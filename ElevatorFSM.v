==> flow/design.v <==
module ElevatorFSM(
    input  wire        CLOCK_50,       
    input  wire [3:0]  KEY,            
    input  wire [17:0] SW,             
    output wire [6:0]  HEX0,           
    output wire [8:0]  LEDG,           
    output wire [3:0]  LEDR            
);
    wire reset_n    = ~SW[17];
    wire emergency  = SW[4];
    wire overload   = SW[5];
    wire door_hold  = SW[6];
    localparam [1:0] FLOOR_MIN = 2'd0, FLOOR_MAX = 2'd3;
    localparam [1:0] S_IDLE = 2'd0, S_MOVE = 2'd1, S_DOOR = 2'd2;
    localparam [26:0] MOVE_LIMIT = 27'd50000000,
                      DOOR_LIMIT = 27'd100000000;
    reg  [1:0]  state, floor;
    reg         dir_up, dir_locked;
    reg  [26:0] timer;
    reg         led_door;
    reg         led_up;
    reg         led_dn;
    reg  [3:0]  cabin_req,    next_cabin_req;
    reg  [3:0]  ext_up_req,   next_ext_up_req;
    reg  [3:0]  ext_dn_req,   next_ext_dn_req;
    wire [3:0]  ext_any  = ext_up_req | ext_dn_req;
    wire [3:0]  pending  = cabin_req | ext_any;
    wire cabin_above = (floor < FLOOR_MAX) && |(cabin_req >> (floor+1));
    wire cabin_below = (floor > FLOOR_MIN) && |(cabin_req & ((1<<floor)-1));
    wire ext_above   = (floor < FLOOR_MAX) && |(ext_any   >> (floor+1));
    wire ext_below   = (floor > FLOOR_MIN) && |(ext_any   & ((1<<floor)-1));
    always @(posedge CLOCK_50 or negedge reset_n) begin
        if (!reset_n) begin
            state        <= S_IDLE;
            floor        <= FLOOR_MIN;
            dir_up       <= 1'b0;
            dir_locked   <= 1'b0;
            timer        <= 27'd0;
            cabin_req    <= 4'd0;
            ext_up_req   <= 4'd0;
            ext_dn_req   <= 4'd0;
            led_door     <= 1'b0;
            led_up       <= 1'b0;
            led_dn       <= 1'b0;
        end
        else if (emergency) begin
            state      <= S_IDLE;
            timer      <= 27'd0;
            led_up     <= 1'b0;
            led_dn     <= 1'b0;
            led_door   <= 1'b0;
        end
        else if (overload && (state == S_IDLE || state == S_DOOR)) begin
            state      <= S_DOOR;
            timer      <= 27'd0;
            led_door   <= 1'b1;
            led_up     <= 1'b0;
            led_dn     <= 1'b0;
        end
        else begin
            next_cabin_req  = cabin_req   | ~KEY;
            next_ext_up_req = ext_up_req  | SW[3:0];
            next_ext_dn_req = ext_dn_req  | SW[11:8];
            case (state)
                S_IDLE: begin
                    if (dir_locked) begin
                        if (dir_up && !(cabin_above || ext_above))
                            dir_locked <= 1'b0;
                        else if (!dir_up && !(cabin_below || ext_below))
                            dir_locked <= 1'b0;
                    end else begin
                        dir_locked <= 1'b0;
                    end
                    led_door <= 1'b0;
                    led_up   <= 1'b0;
                    led_dn   <= 1'b0;
                    timer    <= 27'd0;
                    if (cabin_req[floor]) begin
                        next_cabin_req[floor] = 1'b0;
                        state <= S_DOOR;
                    end else if ((|cabin_req)
                            ? ((ext_up_req[floor] && dir_up) || (ext_dn_req[floor] && !dir_up))
                            : (ext_up_req[floor] || ext_dn_req[floor])) begin
                        next_ext_up_req[floor] = 1'b0;
                        next_ext_dn_req[floor] = 1'b0;
                        state <= S_DOOR;
                    end else if (|cabin_req) begin
                        if (!dir_locked) begin
                            if (cabin_above && !cabin_below)
                                dir_up <= 1'b1;
                            else if (!cabin_above && cabin_below)
                                dir_up <= 1'b0;
                            else
                                dir_up <= (floor >= (FLOOR_MAX - floor));
                        end
                        dir_locked <= 1'b1;
                        state      <= S_MOVE;
                    end else if (|ext_any) begin
                        if (!dir_locked) begin
                            if (ext_above && !ext_below)
                                dir_up <= 1'b1;
                            else if (!ext_above && ext_below)
                                dir_up <= 1'b0;
                            else
                                dir_up <= (floor >= (FLOOR_MAX - floor));
                        end
                        dir_locked <= 1'b1;
                        state      <= S_MOVE;
                    end
                end
                S_MOVE: begin
                    led_up <= dir_up;
                    led_dn <= ~dir_up;
                    timer  <= timer + 1;
                    if (timer == MOVE_LIMIT) begin
                        timer <= 27'd0;
                        if (dir_up && floor < FLOOR_MAX)
                            floor <= floor + 2'd1;
                        if (!dir_up && floor > FLOOR_MIN)
                            floor <= floor - 2'd1;
                        state <= S_IDLE;
                    end
                end
                S_DOOR: begin
                    led_door <= 1'b1;
                    if (!door_hold) begin
                        timer <= timer + 1;
                        if (timer == DOOR_LIMIT) begin
                            timer               <= 27'd0;
                            next_cabin_req[floor]  = 1'b0;
                            next_ext_up_req[floor] = 1'b0;
                            next_ext_dn_req[floor] = 1'b0;
                            state               <= S_IDLE;
                        end
                    end else begin
                        timer <= timer;  
                    end
                end
            endcase
            cabin_req  <= next_cabin_req;
            ext_up_req <= next_ext_up_req;
            ext_dn_req <= next_ext_dn_req;
        end
    end
    reg [6:0] hex_reg;
    always @(*) begin
        case (floor)
            2'd0: hex_reg = 7'b1111001;  
            2'd1: hex_reg = 7'b0100100;  
            2'd2: hex_reg = 7'b0110000;  
            2'd3: hex_reg = 7'b0011001;  
            default: hex_reg = 7'b1111111;
        endcase
    end
    assign HEX0      = hex_reg;
    assign LEDG[0]   = led_door;
    assign LEDG[1]   = led_up;
    assign LEDG[2]   = led_dn;
    assign LEDG[3]   = overload;
    assign LEDG[8:4] = 5'b0;
    assign LEDR      = pending;
endmodule
**From RTL to reports: ElevatorFSM**

What the tools print for ElevatorFSM, step after step.
Line numbers count from 1 in the design file above.
Operators carry their Yosys type and port widths (W data, S select, Z words).
Cell names lack the library's common part.
The mark -- stands for no value.

- Top: ElevatorFSM
- Clock port: CLOCK_50
- Cell library: sky130hd
- Library corner: tt_025C_1v80

**After elaboration**

Source: Yosys, flattened and elaborated, memories not mapped. Widths are those after wreduce. Registers that Yosys merges into a memory's read port (data or address) are not register bits. Print and check cells do not count.

- Memories kept: 0
- Output and inout port bits: 20
- Word width x clocked read ports: 0
- Bits in latches: 0
- Bits in writable memories: 0
- Register bits: 48
- Bits in read-only memories: 0
- Bits of input ports: 23

- Magnitude comparators: 3
- Add/subtract/negate cells: 7
- Multiply operators: 0
- Eq/ne operators: 13
- Reductions and logical operators: 46
- Multiplexer cells: 58
- Bitwise gates (word level): 20
- Div/mod/pow operators: 0
- Shift operators: 8

Operator list:

| operator | number |
|---|---|
| $mux W27 | 5 |
| $pmux W27 S3 | 1 |
| $reduce_or A32 Y1 | 2 |
| $and A4 B32 Y32 | 2 |
| $mux W4 | 11 |
| $shl A1 B2 Y32 const A | 1 |
| $sub A32 B1 Y32 const B | 1 |
| $shr A4 B32 Y4 | 1 |
| $or A4 B4 Y4 | 8 |
| $pmux W7 S4 | 1 |
| $add A27 B1 Y27 const B | 1 |
| $eq A27 B26 Y1 const B | 1 |
| $eq A27 B27 Y1 const B | 1 |
| $pmux W4 S2 | 3 |
| $mux W2 | 11 |
| $mux W1 | 22 |
| $reduce_or A4 Y1 | 4 |
| $logic_and A1 B1 Y1 | 15 |
| $shiftx A4 B2 Y1 | 3 |
| $ne A4 B4 Y1 const B | 3 |
| $and A4 B4 Y4 | 3 |
| $reduce_and A5 Y1 | 2 |
| $shift A1 B3 Y4 const A | 2 |
| $not A4 Y4 | 2 |
| $reduce_bool A4 Y1 | 2 |
| $reduce_and A8 Y1 | 1 |
| $logic_not A1 Y1 | 7 |
| $ne A7 B7 Y1 const B | 1 |

Not listed: further kinds 21, cells in them 38.

**Depth**

Depth = most cells in a row (Yosys ltp): at word level without a register or memory, in the mapped netlist without a sequential cell, where the memories' decode and read muxes count.

- Word-level depth: 15
- ABC_AREA: 0
- Depth in mapped cells: 9
- Gate-level depth less buffers: 8

**Synthesis result**

Yosys stat after the flow's synthesis: flattened, memories mapped to cells. It holds for the ABC_AREA given above (unset counts as 0); a run with the other value may have another netlist.
The area totals of this step are shown rounded.

Cells by type:

| cell type | number | area in all (um^2) |
|---|---|---|
| dfrtp_1 | 48 | 1.2E+03 |
| nor2_1 | 38 | 142.637 |
| ha_1 | 8 | 100.096 |
| xnor2_1 | 11 | 96.342 |
| a21oi_1 | 19 | 95.091 |
| buf_4 | 12 | 90.086 |
| nand2_1 | 24 | 90.086 |
| xor2_1 | 10 | 87.584 |
| nand3_1 | 16 | 80.077 |
| inv_1 | 21 | 78.826 |
| o21ai_0 | 15 | 75.072 |
| nand4_1 | 11 | 68.816 |
| mux4_2 | 3 | 67.565 |
| a21o_1 | 5 | 37.536 |
| o21a_1 | 5 | 37.536 |
| or3_1 | 6 | 37.536 |
| nor3_1 | 7 | 35.034 |
| nor4_1 | 5 | 31.28 |

Other cell types: 48; their cells: 74.

- Sequential part of the area: 1200 um^2
- Flip-flops: 49
- Buffers: 18
- Cells in the netlist: 338
- Mapped area: 3100 um^2

**Timing after synthesis**

OpenSTA on the mapped netlist: ideal clock, no wires. The path of least setup slack (recovery checks aside). Input and output delay are each 20% of the period. Register names are those of the netlist, which keeps one name where synthesis merged equal registers.

- Kind: reg-to-reg
- From: reg floor[1]
- To: reg dir_up
- Data required time: 3.272 ns
- Data arrival time: 1.839 ns
- Stages on the path: 10
- Library setup time: 0.128 ns
- Delay of the path: 1.967 ns
- Period: 3.4 ns
- Path slack: 1.432 ns
- Synthesis period reached: 1.968 ns

"delay of the path" = arrival - input delay + setup time.
"stages on the path": output pins that drive a net of the path, with the launching flip-flop's if there is one; two outputs of one cell count as two.
"synthesis period reached" is the clock period less the worst setup slack; recovery checks do not enter. This is arithmetic on one report: input and output delays are still those of the set period (20% each).
Between the ends stands the longest chain of elaborated cells between them, by number of cells; it is not shown to be the way that was timed. Of several equally long chains one is given.
Each line given opens the expression or statement behind the cell; cells for indexed reads and writes are added by Yosys, which also makes memories of some case tables.
A register here has more assigning lines than the two given.

- Cells stage by stage: dfrtp_1 -> buf_2 -> inv_1 -> ha_1 -> inv_1 -> o21ai_0 -> a31o_2 -> maj3_1 -> mux2i_1 -> o31ai_1
- Cells in the longest elaborated chain: 11

RTL lines, path post-synthesis:

| what | line | RTL |
|---|---|---|
| start: declaration | 17 | `reg  [1:0]  state, floor;` |
| start: assignment | 118 | `floor <= floor + 2'd1;` |
| start: assignment | 120 | `floor <= floor - 2'd1;` |
| $add A2 B1 Y3 | 30 | `wire ext_above   = (floor < FLOOR_MAX) && \|(ext_any   >> (floor+1));` |
| $shr A4 B3 Y4 | 30 |  |
| $reduce_or A4 Y1 | 30 |  |
| $logic_and A1 B1 Y1 | 30 |  |
| $logic_not A1 Y1 | 102 | `else if (!ext_above && ext_below)` |
| $logic_and A1 B1 Y1 | 102 |  |
| $mux W1 | 102 |  |
| $mux W1 | 100 | `if (ext_above && !ext_below)` |
| $mux W1 | 99 | `if (!dir_locked) begin` |
| $mux W1 | 98 | `end else if (\|ext_any) begin` |
| $mux W1 | 87 | `end else if (\|cabin_req) begin` |
| end: assignment | 94 | `dir_up <= (floor >= (FLOOR_MAX - floor));` |
| end: assignment | 105 | `dir_up <= (floor >= (FLOOR_MAX - floor));` |
| end: declaration | 18 | `reg         dir_up, dir_locked;` |

Nets of the timed path that keep an RTL name, with a line that drives or declares them; the list need not be complete.

Named nets, post-synthesis:

| signal | line | RTL |
|---|---|---|
| HEX0[2] | 147 | `case (floor)` |

**Worst path after layout**

From the final timing report of record 1: the path of least setup slack in the routed layout; clock arrival at registers is part of the times.

- Kind: reg-to-reg
- From: reg floor[0]
- To: reg dir_up
- Period: 1.81 ns
- Data arrival time: 2.23 ns
- Library setup time: 0.11 ns
- Data required time: 2.01 ns
- Path slack: -0.22 ns
- Stages on the path: 9

Between the ends stands the longest chain of elaborated cells between them, by number of cells; it is not shown to be the way that was timed. Of several equally long chains one is given.
A register here has more assigning lines than the two given.

- Cells stage by stage: dfrtp_2 -> buf_6 -> mux4_2 -> mux2_4 -> o22ai_4 -> buf_6 -> nand2_2 -> o21ai_2 -> o31ai_2
- Cells in the longest elaborated chain: 11

RTL lines, path after layout:

| what | line | RTL |
|---|---|---|
| start: declaration | 17 | `reg  [1:0]  state, floor;` |
| start: assignment | 118 | `floor <= floor + 2'd1;` |
| start: assignment | 120 | `floor <= floor - 2'd1;` |
| $add A2 B1 Y3 | 30 | `wire ext_above   = (floor < FLOOR_MAX) && \|(ext_any   >> (floor+1));` |
| $shr A4 B3 Y4 | 30 |  |
| $reduce_or A4 Y1 | 30 |  |
| $logic_and A1 B1 Y1 | 30 |  |
| $logic_not A1 Y1 | 102 | `else if (!ext_above && ext_below)` |
| $logic_and A1 B1 Y1 | 102 |  |
| $mux W1 | 102 |  |
| $mux W1 | 100 | `if (ext_above && !ext_below)` |
| $mux W1 | 99 | `if (!dir_locked) begin` |
| $mux W1 | 98 | `end else if (\|ext_any) begin` |
| $mux W1 | 87 | `end else if (\|cabin_req) begin` |
| end: assignment | 94 | `dir_up <= (floor >= (FLOOR_MAX - floor));` |
| end: assignment | 105 | `dir_up <= (floor >= (FLOOR_MAX - floor));` |
| end: declaration | 18 | `reg         dir_up, dir_locked;` |

# Flow runs of ElevatorFSM

Design ElevatorFSM on sky130hd. What follows are 2 stored runs of the flow, each under its own settings; their order means nothing. The constraints put input and output delay at 20% of the set period each and load the outputs with 0.01 pF.
"critical setup path time" means the part of the period allowed to the worst setup path (the constraints hold back 20% at inputs and 20% at outputs) less its slack; where the path has registers, the arrival times of their clocks count too.
"total power after layout" is the tool's figure for a default switching activity; nothing was simulated.
Results are given in rounded form.

### Record 1

==> flow/run.sh <==
#!/bin/bash
# the make line also repeats the synthesis and layout settings of config.mk as NAME=value (left out here)
make -C /OpenROAD-flow-scripts/flow DESIGN_CONFIG=/design/flow/config.mk WORK_HOME=/design/flow/orfs CLKGATE_MAP_FILE= finish
==> flow/config.mk <==
export PLATFORM = sky130hd
export DESIGN_NAME = ElevatorFSM
export DESIGN_NICKNAME = ElevatorFSM
export VERILOG_FILES = /design/flow/design.v
export SDC_FILE = /design/flow/constraint.sdc
export NUM_CORES = 4
export LEC_CHECK = 0
export CAP_MARGIN = 20
export CELL_PAD_IN_SITES_GLOBAL_PLACEMENT = 1
export CORE_MARGIN = 2
export CORE_UTILIZATION = 37
export CTS_CLUSTER_DIAMETER = 25
export CTS_CLUSTER_SIZE = 38
export GPL_ROUTABILITY_DRIVEN = 1
export GPL_TIMING_DRIVEN = 1
export MAX_ROUTING_LAYER = met5
export PLACE_DENSITY = 0.42
export SETUP_SLACK_MARGIN = 0.37
export SLEW_MARGIN = 20
export TNS_END_PERCENT = 70
==> flow/constraint.sdc <==
create_clock -name core_clock -period 1.81 [get_ports {CLOCK_50}]
set_input_delay 0.3620 -clock core_clock [delete_from_list [all_inputs] [get_ports {CLOCK_50}]]
set_output_delay 0.3620 -clock core_clock [all_outputs]
set_load 0.01 [all_outputs]

Results of record 1:
- Critical setup path time: 2.03 ns
- Worst setup path type: reg-to-reg
- Smallest setup slack: -0.22 ns
- Post-synthesis cell area: 3100 um^2
- Total power after layout: 3.1 mW
- Full die area: 9200 um^2
- Final utilization: 62 %

### Record 2

==> flow/run.sh <==
#!/bin/bash
# the make line also repeats the synthesis and layout settings of config.mk as NAME=value (left out here)
make -C /OpenROAD-flow-scripts/flow DESIGN_CONFIG=/design/flow/config.mk WORK_HOME=/design/flow/orfs CLKGATE_MAP_FILE= finish
==> flow/config.mk <==
export PLATFORM = sky130hd
export DESIGN_NAME = ElevatorFSM
export DESIGN_NICKNAME = ElevatorFSM
export VERILOG_FILES = /design/flow/design.v
export SDC_FILE = /design/flow/constraint.sdc
export NUM_CORES = 4
export LEC_CHECK = 0
export CAP_MARGIN = 20
export CELL_PAD_IN_SITES_DETAIL_PLACEMENT = 1
export CELL_PAD_IN_SITES_GLOBAL_PLACEMENT = 2
export CORE_MARGIN = 2
export CORE_UTILIZATION = 36
export CTS_CLUSTER_DIAMETER = 390
export GPL_TIMING_DRIVEN = 0
export PLACE_DENSITY_LB_ADDON = 0.21
export SLEW_MARGIN = 20
export TNS_END_PERCENT = 5
==> flow/constraint.sdc <==
create_clock -name core_clock -period 1.65 [get_ports {CLOCK_50}]
set_input_delay 0.3300 -clock core_clock [delete_from_list [all_inputs] [get_ports {CLOCK_50}]]
set_output_delay 0.3300 -clock core_clock [all_outputs]
set_load 0.01 [all_outputs]

Results of record 2:
- Critical setup path time: 2.01 ns
- Worst setup path type: reg-to-reg
- Smallest setup slack: -0.36 ns
- Post-synthesis cell area: 3100 um^2
- Total power after layout: 3.1 mW
- Full die area: 9500 um^2
- Final utilization: 49 %
